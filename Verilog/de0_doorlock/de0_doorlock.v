==> flow/design.v <==
module fnd(number, fnd_on);
input [3:0]number;
output[6:0]fnd_on;
reg a,b,c,d,e,f,g;
always@(number)
case(number)
4'h0:begin a=1'b0; b=1'b0;c=1'b0; d=1'b0;e=1'b0; f=1'b0;g=1'b1; end
4'h1:begin a=1'b1; b=1'b0;c=1'b0; d=1'b1;e=1'b1; f=1'b1;g=1'b1; end
4'h2:begin a=1'b0; b=1'b0;c=1'b1; d=1'b0;e=1'b0; f=1'b1;g=1'b0; end
4'h3:begin a=1'b0; b=1'b0;c=1'b0; d=1'b0;e=1'b1; f=1'b1;g=1'b0; end
4'h4:begin a=1'b1; b=1'b0;c=1'b0; d=1'b1;e=1'b1; f=1'b0;g=1'b0; end
4'h5:begin a=1'b0; b=1'b1;c=1'b0; d=1'b0;e=1'b1; f=1'b0;g=1'b0; end
4'h6:begin a=1'b0; b=1'b1;c=1'b0; d=1'b0;e=1'b0; f=1'b0;g=1'b0; end
4'h7:begin a=1'b0; b=1'b0;c=1'b0; d=1'b1;e=1'b1; f=1'b0;g=1'b1; end
4'h8:begin a=1'b0; b=1'b0;c=1'b0; d=1'b0;e=1'b0; f=1'b0;g=1'b0; end
4'h9:begin a=1'b0; b=1'b0;c=1'b0; d=1'b0;e=1'b1; f=1'b0;g=1'b0; end
default: begin a=1'b1; b=1'b1;c=1'b1; d=1'b1;e=1'b1; f=1'b1;g=1'b1; end
endcase
assign fnd_on={g,f,e,d,c,b,a};
endmodule
module bin2dec(
  num_b,
  num_h
  );
  input [9:0]num_b;
  output [3:0] num_h;
  reg [3:0]num_h_i;
  always @(num_b)
      begin
          case(num_b)
              10'b00_0000_0001:num_h_i=4'h0;
              10'b00_0000_0010:num_h_i=4'h1;
              10'b00_0000_0100:num_h_i=4'h2;
              10'b00_0000_1000:num_h_i=4'h3;
              10'b00_0001_0000:num_h_i=4'h4;
              10'b00_0010_0000:num_h_i=4'h5;
              10'b00_0100_0000:num_h_i=4'h6;
              10'b00_1000_0000:num_h_i=4'h7;
              10'b01_0000_0000:num_h_i=4'h8;
              10'b10_0000_0000:num_h_i=4'h9;
              default:num_h_i=4'hA;
          endcase
      end
  assign num_h=num_h_i;
  endmodule
module de0_doorlock(
  clock,
  reset,
  out_led_1,
  out_led_2,
  num,
  start,
  stop,
  fnd_on_0
  );
  parameter P_ON=1'b1;
  parameter P_OFF=1'b0;
  input clock;
  input reset;
  input [9:0] num;
  input start;
  input stop;
  output out_led_1;   
  output out_led_2; 
  wire[3:0] bin2dec_dout_0;
  output[6:0] fnd_on_0;   
  reg [3:0]state;
  reg [3:0]next_state; 
  reg [9:0] d1;
  reg [9:0] d2;
  wire [9:0] button_on;
  reg start_d1;
  reg start_d2;
  reg stop_d1;
  reg stop_d2;
  wire start_on;
  wire stop_on;
  reg time_out;
  reg [26:0]count;
  parameter START=4'h0;
  parameter S0=4'h1;
  parameter S1=4'h2;
  parameter S2=4'h3;
  parameter S3=4'h4;
  parameter S4=4'h5;
  parameter S5=4'h6;
  parameter S6=4'h7;
  parameter LED_1=4'h8;
  parameter LED_2=4'h9;
  always@(posedge clock or negedge reset)
  begin
    if(!reset) begin
      d1<=10'b00_0000_0000;
      d2<=10'b00_0000_0000;
		start_d1 <= P_OFF;
		start_d2 <= P_OFF;
		stop_d1 <= P_OFF;
		stop_d2 <= P_OFF;
		state<=START;
    end
    else begin
      d1<=num;
      d2<=d1;
		start_d1 <= start;
		start_d2 <= start_d1;
		stop_d1 <= stop;
		stop_d2 <= stop_d1;
      state<=next_state;
    end
  end
  assign button_on=((d1!=10'b00_0000_0000)&&(d2==10'b00_0000_0000))?d1:10'b00_0000_0000;
  assign start_on = ((start_d1 == P_ON)&&(start_d2 == P_OFF))? 1'b1 : 1'b0;
  assign stop_on = ((stop_d1 == P_ON)&&(stop_d2 == P_OFF))? 1'b1 : 1'b0;
  always@(start_on or stop_on or button_on or state or time_out)
  begin
    case(state)
      START:next_state=((start_on==P_ON)?S0:state);
      S0:begin
		   next_state=((button_on==10'b00_0000_0000)?state:
                     (button_on==10'b00_0010_0000)?S1:S2);
			end
      S1:begin
		   next_state=(button_on==10'b00_0000_0000)?state:S3;
			end
      S2:begin
		   next_state=(button_on==10'b00_0000_0000)?state:S4;
			end
      S3:begin
		   next_state=((button_on==10'b00_0000_0000)?state:
                     (button_on==10'b10_0000_0000)?S5:S6);
			end
      S4:begin
		   next_state=(button_on==10'b00_0000_0000)?state:S6;
			end
      S5:next_state=(stop_on==P_ON)?LED_1:state;
      S6:next_state=(stop_on==P_ON)?LED_2:state;
      LED_1:next_state=(time_out==1'b1)?START:state;
      LED_2:next_state=(time_out==1'b1)?START:state;
      default:next_state=START;
    endcase
  end
  assign out_led_1 = (state == LED_1)? 1'b1 : 1'b0; 
  assign out_led_2 = (state == LED_2)? 1'b1 : 1'b0;
  always@(posedge clock or negedge reset)
  begin
      if (!reset)
          count<=0;
      else if(state==LED_1 || state==LED_2)
      begin
          if(count<50000000)
          begin
              count<=count+1;
              time_out<=1'b0;
          end
          else 
          begin
              count<=0;
              time_out<=1'b1;
          end
      end
      else
      count<=0;
  end
  bin2dec bin2dec_0(
  .num_b(num),
  .num_h(bin2dec_dout_0)
  );
  fnd fnd_0(
  .number(bin2dec_dout_0),
  .fnd_on(fnd_on_0)
  );
endmodule
### Step by step through the tools: de0_doorlock

What the tools print for de0_doorlock, step after step.
Line numbers count from 1 in the design file above.
Operators: Yosys type, input widths -> output width; for muxes data width and select width s.
Cell names lack the library's common part.
A cell with n/a has no value.

| inputs | value |
|---|---|
| top | de0_doorlock |
| clock | clock |
| library | sky130hd |
| library corner | tt_025C_1v80 |

### After elaboration

Yosys after proc, flatten, opt, wreduce and memory -nomap, before mapping. Memory bits, and registers merged into a memory's read port (data or address), are not among the register bits. Print and check cells are not counted. Equal cells are merged and count once.
Yosys's memory passes give these memory sizes; they may raise the number of words (mostly to a power of two), join words into wider ones and drop unused or constant bits.

| word-level totals | value |
|---|---|
| memory bits (read-only) | 112 |
| output and inout port bits | 9 |
| memory cells | 1 |
| input bits | 14 |
| register bits after elaboration | 56 |

| cells by class | value |
|---|---|
| reduce/logical cells | 11 |
| muxes and demuxes | 21 |
| order comparisons | 1 |
| add/sub/neg operators | 1 |
| bitwise operators | 2 |
| eq/ne operators | 30 |

Memory list:

| name | depth | bits a word | read ports | wr ports | RTL line | text |
|---|---|---|---|---|---|---|
| (no name shown) | 16 | 7 | 1 | 0 | 6 | `case(number)` |

Operators with widths:

| cell | number |
|---|---|
| $mux 27 | 2 |
| $pmux 4 s10 | 1 |
| $pmux 4 s9 | 1 |
| $mux 4 | 9 |
| $add 27x1->27 const B | 1 |
| $lt 27x26->1 const B | 1 |
| $eq 10x10->1 const B | 2 |
| $eq 10x6->1 const B | 2 |
| $logic_not 10->1 | 2 |
| $ne 2x2->1 const B | 8 |
| $eq 4x3->1 const B | 4 |
| $eq 10x1->1 const B | 1 |
| $eq 10x2->1 const B | 1 |
| $eq 10x3->1 const B | 1 |
| $eq 10x4->1 const B | 1 |
| $eq 10x5->1 const B | 1 |
| $eq 10x7->1 const B | 1 |
| $eq 10x8->1 const B | 1 |
| $eq 10x9->1 const B | 1 |
| $reduce_bool 10->1 | 1 |
| $mux 10 | 1 |
| $reduce_and 9->1 | 1 |
| $eq 4x2->1 const B | 2 |
| $eq 4x4->1 const B | 2 |
| $mux 1 | 7 |
| $eq 4x1->1 const B | 1 |
| $logic_not 4->1 | 1 |
| $logic_and 1x1->1 | 3 |

Not listed: further kinds 5, cells in them 6.

### Logic depth

Yosys ltp: most cells in a row. Word level: on the elaborated netlist, between registers, memories and ports. Mapped: between sequential cells and ports; inverters and the memories' decode and read muxes count.

| depth | value |
|---|---|
| word-level depth | 7 |
| ABC_AREA | 1 |
| gate-level depth with buffers | 14 |
| mapped depth without buffers | 13 |

### After synthesis

Source: synth_stat.txt of the flow (Yosys; design flattened, memories mapped). It holds for the ABC_AREA given above (unset counts as 0); a run with the other value may have another netlist.
The area totals of this step are shown rounded.

| mapped netlist | value |
|---|---|
| synthesis area | 3190 sq um |
| cell count | 381 |
| sequential area | 1560 sq um |
| flip-flops | 62 |

Cell types:

| type | number | area in all (sq um) |
|---|---|---|
| dfrtp_1 | 60 | 1501.44 |
| nand2_1 | 79 | 296.534 |
| nor2_1 | 72 | 270.259 |
| inv_1 | 46 | 172.666 |
| xor2_1 | 15 | 131.376 |
| nand3_1 | 20 | 100.096 |
| nand4_1 | 14 | 87.584 |
| ha_1 | 6 | 75.072 |
| buf_4 | 9 | 67.565 |
| nor2_4 | 5 | 56.304 |
| xnor2_1 | 6 | 52.55 |
| o21ai_0 | 9 | 45.043 |
| nor2_2 | 7 | 43.792 |
| nand3_2 | 4 | 40.038 |
| nand2_2 | 5 | 31.28 |
| edfxtp_1 | 1 | 30.029 |
| dfstp_2 | 1 | 26.275 |
| nand2_4 | 2 | 22.522 |

Not listed: further types 16, cells in them 20.

### Timing after synthesis

OpenSTA on the mapped netlist: ideal clock, no wires. The path of least setup slack (recovery checks aside). Input and output delay are each 20% of the period. Register names are those of the netlist, which keeps one name where synthesis merged equal registers.

| path post-synthesis | value |
|---|---|
| path kind | input to output |
| start point | in num[8] |
| end point | out fnd_on_0[3] |
| clock period | 3250 ps |
| external output delay | 650 ps |
| path buffers | 1 |
| external input delay | 650 ps |
| time at the first pin | 650 ps |
| delay of the path | 1256 ps |
| driving pins on the path | 12 |
| path slack | 694 ps |
| arrival time | 1906 ps |
| period reached after synthesis | 2556 ps |

"delay of the path" is the arrival time less input delay plus setup time.
A path that ends at an output port has no setup time.
"driving pins on the path" counts driving pins, that of a launching flip-flop among them; a cell with two outputs on the path counts twice.
"period reached after synthesis" = period - worst setup slack (recovery checks aside). The figure is calculated, with input and output delays left at 20% of the set period.
Between the ends stands the longest chain of elaborated cells between them, by number of cells; it is not shown to be the way that was timed. Of several equally long chains one is given.
Each line given opens the expression or statement behind the cell; cells for indexed reads and writes are added by Yosys, which also makes memories of some case tables.
The chain passes a memory read, where the word-level depth is cut; so it can be longer than that depth.

| between the ends, post-synthesis | value |
|---|---|
| cells stage by stage | nor2_1 > nand3_1 > a21oi_1 > nor2_1 > nand2_1 > inv_1 > ha_1 > inv_1 > nand2_1 > nand4_1 > nand2_1 > buf_4 |
| cells in the longest elaborated chain | 3 |
| elaborated cells between the ends (all ways) | 12 |
| source lines of those cells | 2 |
| classes of those cells | eq/ne: 10; mux: 1; memory: 1 |

Ends and longest elaborated chain, post-synthesis:

| what | RTL line | text |
|---|---|---|
| start, declared | 60 | `input [9:0] num;` |
| $eq 10x10->1 | 30 | `case(num_b)` |
| $pmux 4 s10 | 30 |  |
| $mem_v2 16x7 | 6 | `case(number)` |
| end, declared | 66 | `output[6:0] fnd_on_0;` |

Nets of the timed path that keep an RTL name, with a line that drives or declares them; the list need not be complete.

Named nets, post-synthesis:

| signal | RTL line |
|---|---|
| fnd_0.d | 6 |

### Worst path after layout

Path of least setup slack in the final report of run 1 (OpenROAD, finished layout, wires in). Where an end is a register, its clock arrival counts in the times.
The report prints the path's times to 10 ps; the period is as set.

| path after layout | value |
|---|---|
| path kind | input to output |
| start point | in num[2] |
| end point | out fnd_on_0[5] |
| external input delay | 610 ps |
| time at the first pin | 610 ps |
| arrival time | 2150 ps |
| path slack | 280 ps |
| path buffers | 4 |
| driving pins on the path | 14 |
| external output delay | 610 ps |
| clock period | 3030 ps |

Between the ends stands the longest chain of elaborated cells between them, by number of cells; it is not shown to be the way that was timed. Of several equally long chains one is given.
The chain passes a memory read, where the word-level depth is cut; so it can be longer than that depth.

| between the ends, after layout | value |
|---|---|
| cells stage by stage | buf_8 > nor2_4 > nand2_4 > nor2_1 > nand2_1 > nand2_1 > nor2_2 > nand2_2 > inv_4 > buf_4 > ha_4 > o31ai_4 > buf_4 > buf_6 |
| cells in the longest elaborated chain | 3 |
| elaborated cells between the ends (all ways) | 12 |
| source lines of those cells | 2 |
| classes of those cells | eq/ne: 10; mux: 1; memory: 1 |

Ends and longest elaborated chain, after layout:

| what | RTL line | text |
|---|---|---|
| start, declared | 60 | `input [9:0] num;` |
| $eq 10x10->1 | 30 | `case(num_b)` |
| $pmux 4 s10 | 30 |  |
| $mem_v2 16x7 | 6 | `case(number)` |
| end, declared | 66 | `output[6:0] fnd_on_0;` |

Nets of the timed path that keep an RTL name, with a line that drives or declares them; the list need not be complete.

Named nets, after layout:

| signal | RTL line |
|---|---|
| fnd_0.f | 6 |

## Implementation results

Design de0_doorlock on sky130hd. What follows are 2 stored runs of the flow, each under its own settings; their order means nothing. The constraints put input and output delay at 20% of the set period each and load the outputs with 0.01 pF.
"achieved clock period" = clock period - worst setup slack. The figure is calculated, with input and output delays left at 20% of the set period.
By "time of the worst setup path" is meant the share of the clock period that the worst setup path is allowed (20% is reserved at inputs, 20% at outputs), minus its slack. Clock arrival times at its registers enter into it.
"total power after layout": no workload was simulated; the value follows from the tool's default switching activity.
"time of the worst setup path" is known to 10 ps.
Measured values are rounded.
Settings: n/a = not set for that run.

| stored run | period_ns | CORE_UTILIZATION | SETUP_SLACK_MARGIN | PLACE_DENSITY | HOLD_SLACK_MARGIN | CORE_MARGIN | TNS_END_PERCENT | ABC_AREA | GPL_TIMING_DRIVEN | CTS_CLUSTER_SIZE | CTS_CLUSTER_DIAMETER | CAP_MARGIN | SLEW_MARGIN | MAX_ROUTING_LAYER | CELL_PAD_IN_SITES_GLOBAL_PLACEMENT | CELL_PAD_IN_SITES_DETAIL_PLACEMENT | GPL_ROUTABILITY_DRIVEN | time of the worst setup path (ps) | critical path kind | summed negative setup slack (ps) | achieved clock period (ps) | area of the synthesized netlist (sq um) | worst-case hold slack (ps) | total die area (sq um) | area of the standard cells in the finished layout (sq um) | utilization after routing (%) | worst setup slack after layout (ps) | total power after layout (µW) |
|---|---|---|---|---|---|---|---|---|---|---|---|---|---|---|---|---|---|---|---|---|---|---|---|---|---|---|---|---|
| run 1 | 3.03 | 54 | 0.39 | 0.37 | 0.21 | 3 | 75 | 1 | 0 | 72 | 385 | 5 | 25 | met5 | n/a | n/a | n/a | 1540 | input to output | 0 | 2754 | 3190 | 361 | 6870 | 3980 | 70.9 | 276 | 1590 |
| run 2 | 5.58 | 32 | -0.53 | n/a | n/a | 2 | n/a | n/a | 0 | 27 | 355 | 25 | 40 | n/a | 2 | 1 | 1 | 3050 | input to output | 0 | 5284 | 2900 | 367 | 9830 | 3570 | 40.7 | 296 | 1080 |
