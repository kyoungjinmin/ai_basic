==> flow/design.v <==
module multiplier_a(
  clk,
  n_rst,
  start,
  m1, 
  m2,  
  product  
  );
  input clk;
  input n_rst;
  input start;
  input [3:0] m1;
  input [3:0] m2;
  output [7:0] product;
  reg [3:0]m1_d;
  reg [3:0]m2_d;
  wire [7:0]product_i;
  reg [7:0]product;
  wire [15:0]m1m2;  
  wire [15:0]c;
  wire [8:0]s;
  always @(posedge clk or negedge n_rst)
  begin
    if(!n_rst) begin
      m1_d<=4'h0;
      m2_d<=4'h0;
      product<=8'h0;
    end
    else begin
      if (start==1)begin
        m1_d<=m1;
        m2_d<=m2;
      end
      product<=product_i;
    end
  end
  assign m1m2[0]=m1_d[0]&m2_d[0];
  assign m1m2[1]=m1_d[0]&m2_d[1];
  assign m1m2[2]=m1_d[1]&m2_d[0];
  assign m1m2[3]=m1_d[1]&m2_d[1];
  assign m1m2[4]=m1_d[2]&m2_d[0];
  assign m1m2[5]=m1_d[0]&m2_d[2];
  assign m1m2[6]=m1_d[2]&m2_d[1];
  assign m1m2[7]=m1_d[3]&m2_d[0];
  assign m1m2[8]=m1_d[1]&m2_d[2];
  assign m1m2[9]=m1_d[0]&m2_d[3];
  assign m1m2[10]=m1_d[3]&m2_d[1];
  assign m1m2[11]=m1_d[2]&m2_d[2];
  assign m1m2[12]=m1_d[1]&m2_d[3];
  assign m1m2[13]=m1_d[3]&m2_d[2];
  assign m1m2[14]=m1_d[2]&m2_d[3];
  assign m1m2[15]=m1_d[3]&m2_d[3];
  assign product_i[0]=m1m2[0];
  half_adder half_adder_0(
  .sum(product_i[1]),
  .c_out(c[0]),
  .a(m1m2[1]),
  .b(m1m2[2])
  );
  full_adder full_adder_0(
  .sum(s[0]),
  .c_out(c[1]),
  .a(m1m2[3]),
  .b(m1m2[4]),
  .c_in(c[0])
  );
  half_adder half_adder_1(
  .sum(product_i[2]),
  .c_out(c[2]),
  .a(m1m2[5]),
  .b(s[0])
  );
  full_adder full_adder_1(
  .sum(s[1]),
  .c_out(c[3]),
  .a(m1m2[6]),
  .b(m1m2[7]),
  .c_in(c[1])
  );
  full_adder full_adder_2(
  .sum(s[2]),
  .c_out(c[4]),
  .a(m1m2[8]),
  .b(s[1]),
  .c_in(c[2])
  );
  half_adder half_adder_2(
  .sum(product_i[3]),
  .c_out(c[5]),
  .a(m1m2[9]),
  .b(s[2])
  );
  half_adder half_adder_3(
  .sum(s[3]),
  .c_out(c[6]),
  .a(m1m2[10]),
  .b(c[3])
  );
  full_adder full_adder_3(
  .sum(s[4]),
  .c_out(c[7]),
  .a(m1m2[11]),
  .b(s[3]),
  .c_in(c[4])
  );
  full_adder full_adder_4(
  .sum(product_i[4]),
  .c_out(c[8]),
  .a(m1m2[12]),
  .b(s[4]),
  .c_in(c[5])
  );
  full_adder full_adder_5(
  .sum(s[5]),
  .c_out(c[9]),
  .a(m1m2[13]),
  .b(c[6]),
  .c_in(c[7])
  );
  full_adder full_adder_6(
  .sum(product_i[5]),
  .c_out(c[10]),
  .a(m1m2[14]),
  .b(s[5]),
  .c_in(c[8])
  );
  full_adder full_adder_7(
  .sum(product_i[6]),
  .c_out(product_i[7]),
  .a(m1m2[15]),
  .b(c[9]),
  .c_in(c[10])
  );
endmodule
module full_adder(
  sum,
  c_out,
  a,
  b,
  c_in
  );
  output sum;
  output c_out;
  input a;
  input b;
  input c_in;
  assign {c_out,sum}=a+b+c_in;
endmodule
module half_adder(
  sum,
  c_out,
  a,
  b
  );
  output sum;
  output c_out;
  input a;
  input b;
  assign {c_out,sum}=a+b;
endmodule
Tool chain data of multiplier_a. The steps from the RTL of multiplier_a to its reports follow in flow order. Line numbers count from 1 in the design file above. Cell names lack the library's common part. The mark - stands for no value.

Top module: multiplier_a. Clock: clk. Standard-cell library: sky130hd. Timing corner: tt_025C_1v80.

Word-level counts. Yosys after proc, flatten, opt, wreduce and memory -nomap, before mapping. Enables and synchronous resets that opt folds into registers are not counted as muxes. Memory bits, and registers merged into a memory's read port (data or address), are not among the register bits. Print and check cells are not counted. Equal cells are merged and count once.

The figure for cells after elaboration is 39. For clocked read ports x word width the number is 0. The entry for bits in read-only memories reads 0. For memory cells the number is 0. Bits in registers: 16. Under input port bits stands 11. For memory bits (writable) the number is 0. Under bits in latches stands 0.

The figure for reductions and logical operators is 0. The figure for equal/unequal tests is 0. Under shifts and indexed selects stands 0. Multiply operators: 0. The entry for bitwise logic cells reads 16. Under multiplexer cells stands 0. Under $add $sub $neg stands 20. Under $lt $le $gt $ge stands 0. Under divide/modulo/power cells stands 0.

Operators with widths (number): adder 1 x 1 -> 2 bit (12); bitwise AND 1 bit (16); adder 2 x 1 -> 2 bit (8).

Logic depth. Yosys ltp: most cells in a row. Word level: on the elaborated netlist, between registers, memories and ports. Mapped: between sequential cells and ports; inverters and the memories' decode and read muxes count.

Under word-level depth stands 11. Under ABC_AREA stands 0. The figure for mapped depth is 13.

Mapped cells and area. Source: synth_stat.txt of the flow (Yosys; design flattened, memories mapped). It holds for the ABC_AREA given above (unset counts as 0); a run with the other value may have another netlist.

Cell types: dfrtp_1 (number 16, total area 400.384 µm²); fa_1 (number 8, total area 160.154 µm²); mux2_4 (number 8, total area 120.115 µm²); and2_1 (number 13, total area 81.328 µm²); ha_1 (number 4, total area 50.048 µm²); inv_1 (number 10, total area 37.536 µm²); buf_6 (number 1, total area 11.261 µm²); nand2_1 (number 3, total area 11.261 µm²).

The entry for mapped cells reads 63. Under buffers stands 1. The figure for area of sequential cells is 400.4 µm². For flip-flops the number is 16. The figure for chip area (Yosys) is 872.1 µm².

By module: a second synthesis without flattening, with its own total; a netlist apart from the flattened one above.

The figure for cells (unflattened synthesis) is 53. The entry for area total of the unflattened synthesis reads 842.1 µm².

Each row is one instance without its submodules.

Modules: multiplier_a (cells 41, times used 1, seq. area 400.4 µm², area 631.9 µm²); full_adder (cells 1, times used 8, seq. area 0.0 µm², area 20.0 µm²); half_adder (cells 1, times used 4, seq. area 0.0 µm², area 12.5 µm²).

Path before layout. Path of least setup slack by OpenSTA after synthesis, without wires, with an ideal clock, recovery checks aside; 20% of the period is set as input and as output delay. Where synthesis merged equal registers, the netlist keeps one of their names.

Path kind: register -> register. From: register m2_d[0]. To: register (no name shown). For launch time at the first pin the number is 0.000 ns. Clock period: 8.04 ns. For setup time the number is 0.136 ns. For stages on the path the number is 14. The entry for slack reads 4.105 ns. The figure for path buffers is 0. Under data arrival time stands 3.799 ns. The entry for delay of the path reads 3.935 ns. Synthesis period reached: 3.935 ns.

"delay of the path" is the arrival time less input delay plus setup time. "stages on the path" counts driving pins, that of a launching flip-flop among them; a cell with two outputs on the path counts twice. "synthesis period reached" = period - worst setup slack (recovery checks aside). The figure is calculated, with input and output delays left at 20% of the set period. Between the ends stands the longest chain of elaborated cells between them, by number of cells; it is not shown to be the way that was timed. Of several equally long chains one is given. Each line given opens the expression or statement behind the cell; cells for indexed reads and writes are added by Yosys, which also makes memories of some case tables.

Cell sequence: dfrtp_1 -> and2_1 -> ha_1 -> fa_1 -> fa_1 -> inv_1 -> fa_1 -> fa_1 -> inv_1 -> fa_1 -> inv_1 -> fa_1 -> inv_1 -> fa_1. For length of the longest elaborated chain the number is 11. Elaborated cells between the ends (all ways): 23. Those cells by class: 20 x add/sub; 3 x logic.

Ends and longest elaborated chain, post-synthesis: from (decl) (line 16) `reg [3:0]m2_d;`; from (assign) (line 26) `m2_d<=4'h0;`; from (assign) (line 32) `m2_d<=m2;`; bitwise AND 1 bit (line 41) `assign m1m2[4]=m1_d[2]&m2_d[0];`; adder 1 x 1 -> 2 bit (line 147) `assign {c_out,sum}=a+b+c_in;`; adder 2 x 1 -> 2 bit (2 in a row) (line 147); adder 1 x 1 -> 2 bit (line 159) `assign {c_out,sum}=a+b;`; adder 1 x 1 -> 2 bit (line 147); adder 2 x 1 -> 2 bit (2 in a row) (line 147); adder 1 x 1 -> 2 bit (line 147); adder 2 x 1 -> 2 bit (2 in a row) (line 147); to (assign) (line 27); to (assign) (line 34); to (decl) (line 14).

Worst path after layout. Path of least setup slack in the final report of flow run 2 (OpenROAD, finished layout, wires in). Where an end is a register, its clock arrival counts in the times.

Path kind: register -> register. From: register m2_d[0]. To: register (no name shown). For stages on the path the number is 14. For launch time at the first pin the number is 0.29 ns. For setup time the number is 0.05 ns. The entry for slack reads 1.33 ns. The figure for path buffers is 0. Clock period: 5.5 ns. Under data arrival time stands 4.40 ns.

Between the ends stands the longest chain of elaborated cells between them, by number of cells; it is not shown to be the way that was timed. Of several equally long chains one is given.

Cell sequence: dfrtp_1 -> and2_1 -> ha_1 -> fa_1 -> fa_1 -> inv_1 -> fa_1 -> fa_1 -> inv_1 -> fa_1 -> inv_1 -> fa_1 -> inv_1 -> fa_1. For length of the longest elaborated chain the number is 11. Elaborated cells between the ends (all ways): 23. Those cells by class: 20 x add/sub; 3 x logic.

Ends and longest elaborated chain, after layout: from (decl) (line 16) `reg [3:0]m2_d;`; from (assign) (line 26) `m2_d<=4'h0;`; from (assign) (line 32) `m2_d<=m2;`; bitwise AND 1 bit (line 41) `assign m1m2[4]=m1_d[2]&m2_d[0];`; adder 1 x 1 -> 2 bit (line 147) `assign {c_out,sum}=a+b+c_in;`; adder 2 x 1 -> 2 bit (2 in a row) (line 147); adder 1 x 1 -> 2 bit (line 159) `assign {c_out,sum}=a+b;`; adder 1 x 1 -> 2 bit (line 147); adder 2 x 1 -> 2 bit (2 in a row) (line 147); adder 1 x 1 -> 2 bit (line 147); adder 2 x 1 -> 2 bit (2 in a row) (line 147); to (assign) (line 27); to (assign) (line 34); to (decl) (line 14).

Wiki page: multiplier_a / flow data

Record of 2 stored runs of the RTL-to-layout flow on multiplier_a, platform sky130hd. The runs are unordered. Constraints: input delay and output delay 20% of the set period each, output load 0.01 pF. "period achieved": clock period set for the run, less the worst setup slack. It is reckoned from that one timing run; input and output delays stay at 20% of the period that was set. "time on the worst setup path" = time allowed to the worst setup path (clock period - input delay - output delay, where it has them) - its slack; a late launch clock adds to it, a late capture clock takes from it. "total power of the final layout" rests on the timing tool's default activity at the inputs, not on a simulated workload.

Files of flow run 1:
==> flow/run.sh <==
#!/bin/bash
# the make line also repeats the synthesis and layout settings of config.mk as NAME=value (left out here)
make -C /OpenROAD-flow-scripts/flow DESIGN_CONFIG=/design/flow/config.mk WORK_HOME=/design/flow/orfs CLKGATE_MAP_FILE= finish
==> flow/config.mk <==
export PLATFORM = sky130hd
export DESIGN_NAME = multiplier_a
export DESIGN_NICKNAME = multiplier_a
export VERILOG_FILES = /design/flow/design.v
export SDC_FILE = /design/flow/constraint.sdc
export NUM_CORES = 4
export LEC_CHECK = 0
export CAP_MARGIN = 20
export CORE_ASPECT_RATIO = 1.7
export CORE_MARGIN = 4
export CORE_UTILIZATION = 66
export HOLD_SLACK_MARGIN = 0.23
export SETUP_SLACK_MARGIN = 0.61
export SLEW_MARGIN = 20
==> flow/constraint.sdc <==
create_clock -name core_clock -period 2.84 [get_ports {clk}]
set_input_delay 0.5680 -clock core_clock [delete_from_list [all_inputs] [get_ports {clk}]]
set_output_delay 0.5680 -clock core_clock [all_outputs]
set_load 0.01 [all_outputs]

Outcome of flow run 1: not finished: floorplanning ended with error PDN-0185.

Files of flow run 2:
==> flow/run.sh <==
#!/bin/bash
# the make line also repeats the synthesis and layout settings of config.mk as NAME=value (left out here)
make -C /OpenROAD-flow-scripts/flow DESIGN_CONFIG=/design/flow/config.mk WORK_HOME=/design/flow/orfs CLKGATE_MAP_FILE= finish
==> flow/config.mk <==
export PLATFORM = sky130hd
export DESIGN_NAME = multiplier_a
export DESIGN_NICKNAME = multiplier_a
export VERILOG_FILES = /design/flow/design.v
export SDC_FILE = /design/flow/constraint.sdc
export NUM_CORES = 4
export LEC_CHECK = 0
export CAP_MARGIN = 0
export CORE_MARGIN = 2
export CORE_UTILIZATION = 66
export GPL_TIMING_DRIVEN = 0
export MIN_ROUTING_LAYER = met1
export PLACE_DENSITY_LB_ADDON = 0.12
export SLEW_MARGIN = 30
==> flow/constraint.sdc <==
create_clock -name core_clock -period 5.5 [get_ports {clk}]
set_input_delay 1.1000 -clock core_clock [delete_from_list [all_inputs] [get_ports {clk}]]
set_output_delay 1.1000 -clock core_clock [all_outputs]
set_load 0.01 [all_outputs]

Results of flow run 2. The synthesis area comes to 872.1 µm². The overall die area stands at 1628.1 µm². The standard-cell area after layout reads 1097.3 µm². For the post-layout utilization the run shows 0.865. The lowest setup slack reads 1.330 ns. The setup TNS is 0.000 ns. The smallest hold slack reads 0.590 ns. The total power of the final layout stands at 355.4 µW. The period achieved stands at 4.170 ns. The time on the worst setup path comes to 4.17 ns. Critical path kind: register -> register.
